==> flow/design.v <==
module drvAd56x3    
   #( parameter SIGN_A = "UNSIGNED",  
                SIGN_B = "UNSIGNED",         
                DATA_WIDTH    = 14,   
                SCLK_DIVIDER  = 2,    
                SYNC_DURATION = 5)    
    (input logic                     clk,    
     input logic                     reset,
     input  logic            [2 : 0] avsAdr,
     input  logic                    avsWr,
     input  logic           [15 : 0] avsWrData,
     input  logic                    avsRd,
     output logic           [15 : 0] avsRdData,
     input  logic                    asiValid0,       
     input  logic [DATA_WIDTH-1 : 0] asiData0,
     output logic                    asiRdy0,    
     input  logic                    asiValid1,
     input  logic [DATA_WIDTH-1 : 0] asiData1,
     output logic                    asiRdy1, 
     output logic                    dacSync,         
     output logic                    dacSclk,         
     output logic                    dacDin);         
    logic          genSel;
    logic          chSwap;  
    logic [15 : 0] ceDivider;
    logic [15 : 0] incrRate0;
    logic [15 : 0] incrRate1;    
    logic                           genValid0, genValid1;
    logic signed [DATA_WIDTH-1 : 0] genData0, genData1;
    logic                           genRdy0, genRdy1;
    logic                           chValid0, chValid1;
    logic signed [DATA_WIDTH-1 : 0] chData0, chData1;
    logic                           chRdy0, chRdy1;    
    logic                           coreValid0, coreValid1;
    logic signed [DATA_WIDTH-1 : 0] coreData0, coreData1;
    logic                           coreRdy0, coreRdy1;
    drvAd56x3_parm
    drvAd56x3_parmInst
         (.clk      (clk      ),
          .reset    (reset    ),
          .avsAdr   (avsAdr   ),
          .avsWr    (avsWr    ),
          .avsWrData(avsWrData),
          .avsRd    (avsRd    ),
          .avsRdData(avsRdData),
          .genSel   (genSel   ),
          .chSwap   (chSwap   ),
          .ceDivider(ceDivider),
          .incrRate0(incrRate0),
          .incrRate1(incrRate1));
    drvAd56x3_gen
        #(.DATA_WIDTH(DATA_WIDTH))
    drvAd56x3_genInst
         (.clk      (clk      ),
          .reset    (reset    ),
          .ceDivider(ceDivider),
          .incrRate0(incrRate0),
          .incrRate1(incrRate1),
          .genValid0(genValid0),
          .genData0 (genData0 ),
          .genRdy0  (genRdy0  ),
          .genValid1(genValid1),
          .genData1 (genData1 ),
          .genRdy1  (genRdy1  ));
    drvAd56x3_core
       #(.SIGN_A       (SIGN_A       ),          
         .SIGN_B       (SIGN_B       ),                
         .DATA_WIDTH   (DATA_WIDTH   ),                  
         .SCLK_DIVIDER (SCLK_DIVIDER ), 
         .SYNC_DURATION(SYNC_DURATION))
    drvAd56x3_coreInst
        (.clk       (clk       ),
         .reset     (reset     ),
         .coreValid0(coreValid0),
         .coreData0 (coreData0 ),
         .coreRdy0  (coreRdy0  ),
         .coreValid1(coreValid1),
         .coreData1 (coreData1 ),
         .coreRdy1  (coreRdy1  ),
         .dacSync   (dacSync   ),
         .dacSclk   (dacSclk   ),
         .dacDin    (dacDin    ));
    assign chValid0 = (genSel) ? genValid0 : asiValid0;
    assign chData0  = (genSel) ? genData0  : asiData0;
    assign chValid1 = (genSel) ? genValid1 : asiValid1;
    assign chData1  = (genSel) ? genData1  : asiData1;    
    assign coreValid0 = (chSwap) ? chValid1 : chValid0;
    assign coreData0  = (chSwap) ? chData1  : chData0;
    assign coreValid1 = (chSwap) ? chValid0 : chValid1;
    assign coreData1  = (chSwap) ? chData0  : chData1;
    assign chRdy0 = (chSwap) ? coreRdy1 : coreRdy0;    
    assign chRdy1 = (chSwap) ? coreRdy0 : coreRdy1;
    assign genRdy0 = genSel & chRdy0;
    assign genRdy1 = genSel & chRdy1;    
    assign asiRdy0 = ~genSel & chRdy0;
    assign asiRdy1 = ~genSel & chRdy1;
endmodule
module drvAd56x3_core
   #( parameter SIGN_A = "UNSIGNED",  
                SIGN_B = "UNSIGNED",         
                DATA_WIDTH    = 14,   
                SCLK_DIVIDER  = 2,    
                SYNC_DURATION = 5)    
    (input logic                    clk,
     input logic                    reset,
     input logic                    coreValid0,
     input logic [DATA_WIDTH-1 : 0] coreData0,
     output logic                   coreRdy0,    
     input logic                    coreValid1,
     input logic [DATA_WIDTH-1 : 0] coreData1,
     output logic                   coreRdy1, 
     output logic                   dacSync,                                                   
     output logic                   dacSclk,    
     output logic                   dacDin);       
    localparam logic [2 : 0] COMMAND_WORD_A = 3'b000;  
    localparam logic [2 : 0] COMMAND_WORD_B = 3'b010;
    localparam logic [2 : 0] ADDRESS_WORD_A = 3'b000;
    localparam logic [2 : 0] ADDRESS_WORD_B = 3'b001;
    localparam XOR_A = (SIGN_A == "SIGNED") ? 1'b1 : 1'b0;
    localparam XOR_B = (SIGN_B == "SIGNED") ? 1'b1 : 1'b0;
    localparam SHIFT_WIDTH = 24;
    logic [SHIFT_WIDTH-1 : 0] shiftReg, shiftAReg, shiftBReg;  
    logic [$clog2(SHIFT_WIDTH)-1 : 0] shiftCnt;  
    logic [$clog2(SYNC_DURATION)-1 : 0] syncCnt;  
    logic startData;
    logic channel;   
    logic [DATA_WIDTH-1 : 0] dataAReg, dataBReg;  
    logic coreRdy;
    logic sclkSync;
    generate    
        if (SCLK_DIVIDER == 1) begin
            assign sclkSync = 1'b1;
            assign dacSclk = clk;
        end else if (SCLK_DIVIDER == 2) begin
            always_ff @(posedge clk, posedge reset)
            if (reset)
                sclkSync <= 1'b0;
            else 
                sclkSync <= ~sclkSync;            
            assign dacSclk = ~sclkSync;
        end else begin  
            initial begin
                if ((SCLK_DIVIDER % 2) != 0) begin  
                    $error("SCLK_DIVIDER must be even.");
                    $stop;
                end
            end
            logic [$clog2(SCLK_DIVIDER)-1 : 0] sclkCnt;
            always_ff @(posedge clk, posedge reset)
            if (reset) begin
                sclkCnt <= '0;
            end else begin
                if (sclkCnt == SCLK_DIVIDER-1)
                    sclkCnt <= '0;                    
                else
                    sclkCnt <= sclkCnt + 1;                                                        
            end
            assign sclkSync = (sclkCnt == SCLK_DIVIDER - 1) ? 1'b1 : 1'b0; 
            assign dacSclk = (sclkCnt <= SCLK_DIVIDER/2 - 1) ? 1'b1 : 1'b0;
        end
    endgenerate       
    always_ff @(posedge clk, posedge reset)
    if (reset) begin
        dataAReg  <= '0;
        dataBReg  <= '0;
        startData <= 1'b0;
    end else begin
        if (coreValid0 & coreRdy) begin
            dataAReg  <= coreData0;
            startData <= 1'b1;
        end else if (sclkSync) begin
            startData <= 1'b0;
        end
        if (coreValid1) begin
            dataBReg <= coreData1;
        end
    end
    always_comb
    begin
        shiftAReg <= {2'b00,  
                      COMMAND_WORD_A,
                      ADDRESS_WORD_A,
                      XOR_A ^ dataAReg[$left(dataAReg)],
                      dataAReg[$left(dataAReg)-1 : 0],
                      {16 - DATA_WIDTH{1'b0}}};
        shiftBReg <= {2'b00,
                      COMMAND_WORD_B,
                      ADDRESS_WORD_B,
                      XOR_B ^ dataBReg[$left(dataBReg)],
                      dataBReg[$left(dataBReg)-1 : 0],
                      {16 - DATA_WIDTH{1'b0}}};
    end       
    always_ff @(posedge clk, posedge reset)
    if (reset) begin
        shiftCnt <= '0;
        dacSync <= 1'b1;
        syncCnt <= '0;
        channel <= 1'b0;
        shiftReg <= '0;        
    end else begin        
        if (sclkSync) begin
            if (dacSync) begin  
                shiftCnt <= '0;                                
                if (syncCnt == SYNC_DURATION-1) begin
                    if (~channel) begin
                        shiftReg <= shiftAReg;
                        if (startData)
                            dacSync <= 1'b0;
                    end else begin
                        shiftReg <= shiftBReg;
                        dacSync <= 1'b0;
                    end
                end else begin
                    syncCnt <= syncCnt + 1'd1;
                end
            end else begin  
                syncCnt <= '0;
                shiftReg <= shiftReg << 1;
                shiftCnt <= shiftCnt + 1'd1;
                if (shiftCnt == SHIFT_WIDTH-1) begin                    
                    channel <= ~channel;   
                    dacSync <= 1'b1;
                end
            end            
        end
    end
    assign coreRdy = dacSync & ~channel & ~startData & (syncCnt == SYNC_DURATION - 1);
    assign coreRdy0 = coreRdy;
    assign coreRdy1 = coreRdy;
    assign dacDin = shiftReg[$left(shiftReg)];
endmodule
module drvAd56x3_gen
   #(parameter DATA_WIDTH = 14)
    (input  logic                           clk,
     input  logic                           reset,
     input logic                   [15 : 0] ceDivider,
     input logic signed            [15 : 0] incrRate0,
     input logic signed            [15 : 0] incrRate1,
     output logic                           genValid0,
     output logic signed [DATA_WIDTH-1 : 0] genData0,
     input  logic                           genRdy0,
     output logic                           genValid1,
     output logic signed [DATA_WIDTH-1 : 0] genData1,
     input  logic                           genRdy1);
    logic genValid;
    logic [15 : 0] cnt; 
    always_ff @(posedge clk, posedge reset)
    if (reset) begin        
        genData0 <= '0;
        genData1 <= '0;
        cnt      <= '0;
    end else begin
        if (cnt == ceDivider - 1'd1) begin
            if (genRdy0 & genRdy1) begin
                cnt      <= '0;
                genData0 <= genData0 + incrRate0[DATA_WIDTH-1 : 0];
                genData1 <= genData1 + incrRate1[DATA_WIDTH-1 : 0];
            end
        end else begin
            cnt <= cnt + 1'd1;
        end
    end
    assign genValid = genRdy0 & genRdy1 & (cnt == ceDivider - 1'd1);
    assign genValid0 = genValid;
    assign genValid1 = genValid;
endmodule
module drvAd56x3_hw
   #( parameter SIGN_A = "UNSIGNED",
                SIGN_B = "UNSIGNED",
                DATA_WIDTH    = 14,    
                SCLK_DIVIDER  = 2,   
                SYNC_DURATION = 5)    
    (input  logic                   csi_clk,
     input  logic                   rsi_reset,
     input  logic           [2 : 0] avs_dac_address,
     input  logic                   avs_dac_write,
     input  logic          [15 : 0] avs_dac_writedata,
     input  logic                   avs_dac_read,
     output logic          [15 : 0] avs_dac_readdata,
     input logic                    asi_dac_ch0_valid,
     input logic [DATA_WIDTH-1 : 0] asi_dac_ch0_data,
     output logic                   asi_dac_ch0_ready,
     input logic                    asi_dac_ch1_valid,
     input logic [DATA_WIDTH-1 : 0] asi_dac_ch1_data,
     output logic                   asi_dac_ch1_ready,
     output logic                   coe_dacSync,                                           
     output logic                   coe_dacSclk,              
     output logic                   coe_dacDin);
    drvAd56x3        
       #(.SIGN_A       (SIGN_A       ),          
         .SIGN_B       (SIGN_B       ),                
         .DATA_WIDTH   (DATA_WIDTH   ),                  
         .SCLK_DIVIDER (SCLK_DIVIDER ), 
         .SYNC_DURATION(SYNC_DURATION))
    drvAd56x3_inst
         (.clk      (csi_clk          ),
          .reset    (rsi_reset        ),
          .avsAdr   (avs_dac_address  ),
          .avsWr    (avs_dac_write    ),
          .avsWrData(avs_dac_writedata),
          .avsRd    (avs_dac_read     ),
          .avsRdData(avs_dac_readdata ),          
          .asiValid0(asi_dac_ch0_valid),          
          .asiData0 (asi_dac_ch0_data ), 
          .asiRdy0  (asi_dac_ch0_ready),
          .asiValid1(asi_dac_ch1_valid),
          .asiData1 (asi_dac_ch1_data ),
          .asiRdy1  (asi_dac_ch1_ready),
          .dacSync  (coe_dacSync      ),
          .dacSclk  (coe_dacSclk      ),
          .dacDin   (coe_dacDin       ));    
endmodule
module drvAd56x3_parm
    (input  logic                 clk,
     input  logic                 reset,
     input  logic         [2 : 0] avsAdr,
     input  logic                 avsWr,
     input  logic        [15 : 0] avsWrData,
     input  logic                 avsRd,
     output logic        [15 : 0] avsRdData,
     output logic                 genSel,
     output logic                 chSwap,
     output logic        [15 : 0] ceDivider,
     output logic signed [15 : 0] incrRate0,
     output logic signed [15 : 0] incrRate1);
    localparam logic DEFAULT_GEN_SEL = 1'b0;
    localparam logic DEFAULT_CH_SWAP = 1'b0;
    localparam int DEFAULT_CE_DIVIDER = 125;
    localparam int DEFAULT_INCR_RATE0 = +1;
    localparam int DEFAULT_INCR_RATE1 = -1;
    always_ff @(posedge clk, posedge reset)
    if (reset) begin
        avsRdData <= '0;
        genSel    <= DEFAULT_GEN_SEL;
        chSwap    <= DEFAULT_CH_SWAP;
        ceDivider <= (16)'(DEFAULT_CE_DIVIDER);
        incrRate0 <= (16)'(DEFAULT_INCR_RATE0);
        incrRate1 <= (16)'(DEFAULT_INCR_RATE1);
    end else begin
        if (avsWr) begin
            case (avsAdr)
                4'd0: begin
                    if (avsWrData[0]) begin
                        genSel    <= DEFAULT_GEN_SEL;
                        chSwap    <= DEFAULT_CH_SWAP;
                        ceDivider <= (16)'(DEFAULT_CE_DIVIDER);
                        incrRate0 <= (16)'(DEFAULT_INCR_RATE0);
                        incrRate1 <= (16)'(DEFAULT_INCR_RATE1);
                    end
                end
                4'd1: genSel    <= avsWrData[0];
                4'd2: chSwap    <= avsWrData[0];
                4'd3: ceDivider <= avsWrData;
                4'd4: incrRate0 <= avsWrData;
                4'd5: incrRate1 <= avsWrData;
                default: ;
            endcase            
        end
        if (avsRd) begin
            case (avsAdr)
                4'd1: avsRdData <= genSel;
                4'd2: avsRdData <= chSwap;
                4'd3: avsRdData <= ceDivider;
                4'd4: avsRdData <= incrRate0;
                4'd5: avsRdData <= incrRate1;
                default: avsRdData <= '0;
            endcase        
        end
    end
endmodule
**Tool chain data of drvAd56x3_hw**

Tool output for the design above, in the order of the flow.
Line numbers count from 1 in the design file above.
Library cell names are shortened.
The mark - stands for no value.

- Top module: drvAd56x3_hw
- Clock: csi_clk
- Standard-cell library: sky130hd
- Library corner: tt_025C_1v80

**Elaborated design**

Yosys after proc, flatten, opt, wreduce and memory -nomap, before mapping. Memory bits, and registers merged into a memory's read port (data or address), are not among the register bits. Print and check cells are not counted. Equal cells are merged and count once.

- Bits of input ports: 53
- Bits in registers: 174
- Word-level cells: 97

- Multiplexer cells: 33
- Reduce/logical cells: 16
- Equal/unequal tests: 12
- Bitwise operators: 12
- $add $sub $neg: 6

Operators by type and width:

| operator | count |
|---|---|
| parallel mux 16 bit (select 2 bit) | 3 |
| parallel mux 16 bit (select 5 bit) | 1 |
| 2-to-1 mux 16 bit | 5 |
| 2-to-1 mux 14 bit | 4 |
| 2-to-1 mux 24 bit | 2 |
| adder 14 bit | 2 |
| 2-to-1 mux 21 bit | 1 |
| AND reduction 3 bit | 6 |
| adder 16 x 1 -> 16 bit (second input constant) | 1 |
| subtractor 16 x 1 -> 16 bit (second input constant) | 1 |
| == test 16 bit | 1 |
| nonzero test 2 bit | 6 |
| 2-to-1 mux 1 bit | 12 |
| == test 3 bit (second input constant) | 3 |
| AND 1 bit | 7 |
| != test 2 bit (second input constant) | 3 |
| AND reduction 2 bit | 3 |
| == test 3 x 2 -> 1 bit (second input constant) | 2 |
| 2-to-1 mux 3 bit | 2 |
| NOT 1 bit | 5 |
| adder 5 x 1 -> 5 bit (second input constant) | 1 |
| == test 5 bit (second input constant) | 1 |
| 2-to-1 mux 5 bit | 1 |
| parallel mux 1 bit (select 2 bit) | 2 |
| adder 3 x 1 -> 3 bit (second input constant) | 1 |
| == test 3 x 1 -> 1 bit (second input constant) | 1 |
| logical NOT 3 bit | 1 |
| != test 2 x 1 -> 1 bit (second input constant) | 1 |

**Depth**

Depth = most cells in a row (Yosys ltp): at word level without a register or memory, in the mapped netlist without a sequential cell, where the memories' decode and read muxes count.

- Depth in word-level cells: 10
- ABC_AREA: 0
- Gate-level depth with buffers: 12
- Mapped depth without buffers: 11

**After synthesis**

Source: synth_stat.txt of the flow (Yosys; design flattened, memories mapped). It holds for the ABC_AREA given above (unset counts as 0); a run with the other value may have another netlist.

- Mapped area: 0.0097869 mm2
- Standard cells after synthesis: 915
- Flip-flop cells: 172
- Area of sequential cells: 0.0043342 mm2

Cell types:

| type | count | total area (um2) |
|---|---|---|
| dfrtp_1 | 148 | 3.7E+03 |
| dfstp_2 | 24 | 630.605 |
| mux4_2 | 28 | 630.605 |
| mux2_1 | 44 | 495.475 |
| mux2i_1 | 40 | 400.384 |
| ha_1 | 31 | 387.872 |
| o21ai_0 | 68 | 340.326 |
| nand2_1 | 78 | 292.781 |
| xnor2_1 | 33 | 289.027 |
| a22o_1 | 30 | 262.752 |
| a21oi_1 | 43 | 215.206 |
| nor2_1 | 47 | 176.419 |
| o22a_1 | 20 | 175.168 |
| clkbuf_1 | 42 | 157.651 |
| inv_1 | 41 | 153.898 |
| mux2_2 | 12 | 135.13 |
| xor2_1 | 15 | 131.376 |
| o22ai_1 | 17 | 106.352 |

Other cell types: 47; their cells: 154.
By module: a second synthesis without flattening, with its own total; a netlist apart from the flattened one above.

- Cell total of the unflattened synthesis: 867
- Area (unflattened synthesis): 0.0100534 mm2

Each row is one instance without its submodules.

By module:

| module | instances | cells | seq. area (mm2) | area (mm2) |
|---|---|---|---|---|
| drvAd56x3_gen (DATA_WIDTH=14) | 1 | 370 | 0.0011011 | 0.0035284 |
| drvAd56x3_parm | 1 | 233 | 0.0016804 | 0.0029078 |
| drvAd56x3_core | 1 | 220 | 0.0015527 | 0.0028114 |
| drvAd56x3 | 1 | 44 | 0 | 0.0008058 |
| drvAd56x3_hw | 1 | 0 | 0 | 0 |

**Path before layout**

Source: OpenSTA report_checks on the synthesized netlist (no wires, ideal clock, input and output delay 20% of the period each), path of least setup slack; recovery checks are left aside. Register names are those of the netlist, which keeps one name where synthesis merged equal registers.

- Path type: reg-to-reg
- From: register drvAd56x3_inst.drvAd56x3_parmInst.ceDivider[1]
- To: register drvAd56x3_inst.drvAd56x3_genInst.genData0[0]
- Time at the first pin: 0.000 ns
- Required time: 4.433 ns
- Arrival: 2.996 ns
- Period: 4.56 ns
- Path delay: 3.123 ns
- Path slack: 1.437 ns
- Stages on the path: 13
- Period reached after synthesis: 3.123 ns

"path delay" = arrival - input delay + setup time.
"stages on the path": output pins that drive a net of the path, with the launching flip-flop's if there is one; two outputs of one cell count as two.
"period reached after synthesis" = period - worst setup slack (recovery checks aside). The figure is calculated, with input and output delays left at 20% of the set period.
The rows between start and end are the longest chain of elaborated cells between them; the timing report does not say that the signal goes this way. Where chains are equally long, one stands for them.
Each line given opens the expression or statement behind the cell; cells for indexed reads and writes are added by Yosys, which also makes memories of some case tables.
A register here has more assigning lines than the two given.

- Cells stage by stage: dfrtp_1 -> inv_1 -> ha_1 -> or4b_1 -> or4_1 -> nor2_1 -> a31oi_1 -> a2111oi_4 -> nand2_2 -> buf_6 -> nor2_8 -> buf_6 -> mux2_1
- Cells in the longest elaborated chain: 3

RTL lines, path after synthesis:

| element | line | text |
|---|---|---|
| start: declaration | 323 | `output logic        [15 : 0] ceDivider,` |
| start: assignment | 336 | `ceDivider <= (16)'(DEFAULT_CE_DIVIDER);` |
| start: assignment | 346 | `ceDivider <= (16)'(DEFAULT_CE_DIVIDER);` |
| subtractor 16 x 1 -> 16 bit | 253 | `if (cnt == ceDivider - 1'd1) begin` |
| == test 16 bit | 253 |  |
| AND reduction 2 bit | - |  |
| end: assignment | 249 | `genData0 <= '0;` |
| end: assignment | 256 | `genData0 <= genData0 + incrRate0[DATA_WIDTH-1 : 0];` |
| end: declaration | 240 | `output logic signed [DATA_WIDTH-1 : 0] genData0,` |

**Worst path after layout**

Path of least setup slack in the final report of run A (OpenROAD, finished layout, wires in). Where an end is a register, its clock arrival counts in the times.

- Path type: reg-to-reg
- From: register drvAd56x3_inst.drvAd56x3_parmInst.ceDivider[1]
- To: register drvAd56x3_inst.drvAd56x3_coreInst.dataAReg[3]
- Period: 2.65 ns
- Arrival: 3.54 ns
- Path slack: -0.58 ns
- Time at the first pin: 0.43 ns
- Stages on the path: 13
- Required time: 2.96 ns

The rows between start and end are the longest chain of elaborated cells between them; the timing report does not say that the signal goes this way. Where chains are equally long, one stands for them.
A register here has more assigning lines than the two given.

- Cells stage by stage: dfrtp_2 -> buf_6 -> or4_4 -> o31a_1 -> o21ai_1 -> or3b_4 -> a21oi_2 -> nand2_2 -> buf_6 -> buf_6 -> a2bb2oi_4 -> clkbuf_16 -> mux2_4
- Cells in the longest elaborated chain: 6

RTL lines, path post-layout:

| element | line | text |
|---|---|---|
| start: declaration | 323 | `output logic        [15 : 0] ceDivider,` |
| start: assignment | 336 | `ceDivider <= (16)'(DEFAULT_CE_DIVIDER);` |
| start: assignment | 346 | `ceDivider <= (16)'(DEFAULT_CE_DIVIDER);` |
| subtractor 16 x 1 -> 16 bit | 263 | `assign genValid = genRdy0 & genRdy1 & (cnt == ceDivider - 1'd1);` |
| == test 16 bit | 263 |  |
| AND 1 bit | 263 |  |
| 2-to-1 mux 1 bit | 83 | `assign chValid0 = (genSel) ? genValid0 : asiValid0;` |
| 2-to-1 mux 1 bit | 87 |  |
| AND 1 bit | 168 |  |
| end: assignment | 164 | `dataAReg  <= '0;` |
| end: assignment | 169 | `dataAReg  <= coreData0;` |
| end: declaration | 127 | `logic [DATA_WIDTH-1 : 0] dataAReg, dataBReg;` |

FLOW RESULTS
============

drvAd56x3_hw through Yosys and OpenROAD on sky130hd: 2 stored runs, unordered, with their settings and measured results. The constraints put input and output delay at 20% of the set period each and load the outputs with 0.01 pF.
"period reached" means the clock period less the worst setup slack. The figure is calculated, with input and output delays left at 20% of the set period.
"allowed time less slack (worst setup path)" means the part of the period allowed to the worst setup path (the constraints hold back 20% at inputs and 20% at outputs) less its slack; where the path has registers, the arrival times of their clocks count too.
By "total design power" is meant OpenSTA's value without simulated activity: inputs other than the clock are taken to toggle once in ten clock periods, and the tool carries that through the logic.

### Run A

Settings: `period_ns=2.65`, `CORE_UTILIZATION=52`, `SETUP_SLACK_MARGIN=0.07`, `PLACE_DENSITY=0.75`, `CELL_PAD_IN_SITES_GLOBAL_PLACEMENT=0`, `GPL_TIMING_DRIVEN=0`, `GPL_ROUTABILITY_DRIVEN=1`, `CAP_MARGIN=10`, `MIN_ROUTING_LAYER=met1`, `MAX_ROUTING_LAYER=met4`, `CORE_MARGIN=2`, `SLEW_MARGIN=20`

- Chip area in the Yosys report: 0.0097869 mm2
- Setup TNS: -35.392 ns
- Standard-cell area after layout: 0.0123981 mm2
- Total design power: 7833 uW
- Period reached: 3.227 ns
- Final utilization: 66.7 %
- Die area: 0.0199346 mm2
- Worst setup slack after layout: -0.577 ns
- Allowed time less slack (worst setup path): 3.23 ns
- Worst path kind: reg-to-reg

### Run B

Settings: `period_ns=2.94`, `CORE_UTILIZATION=39`, `PLACE_DENSITY_LB_ADDON=0.08`, `HOLD_SLACK_MARGIN=0.2`, `CORE_MARGIN=6`, `CELL_PAD_IN_SITES_GLOBAL_PLACEMENT=2`, `CELL_PAD_IN_SITES_DETAIL_PLACEMENT=0`, `ABC_AREA=1`, `CTS_CLUSTER_SIZE=42`, `CTS_CLUSTER_DIAMETER=258`, `CAP_MARGIN=0`, `SLEW_MARGIN=5`, `MAX_ROUTING_LAYER=met5`

- Chip area in the Yosys report: 0.0099796 mm2
- Setup TNS: 0.000 ns
- Standard-cell area after layout: 0.0117262 mm2
- Total design power: 6927 uW
- Period reached: 2.536 ns
- Final utilization: 46.7 %
- Die area: 0.029572 mm2
- Worst setup slack after layout: 0.404 ns
- Allowed time less slack (worst setup path): 2.54 ns
- Worst path kind: reg-to-reg
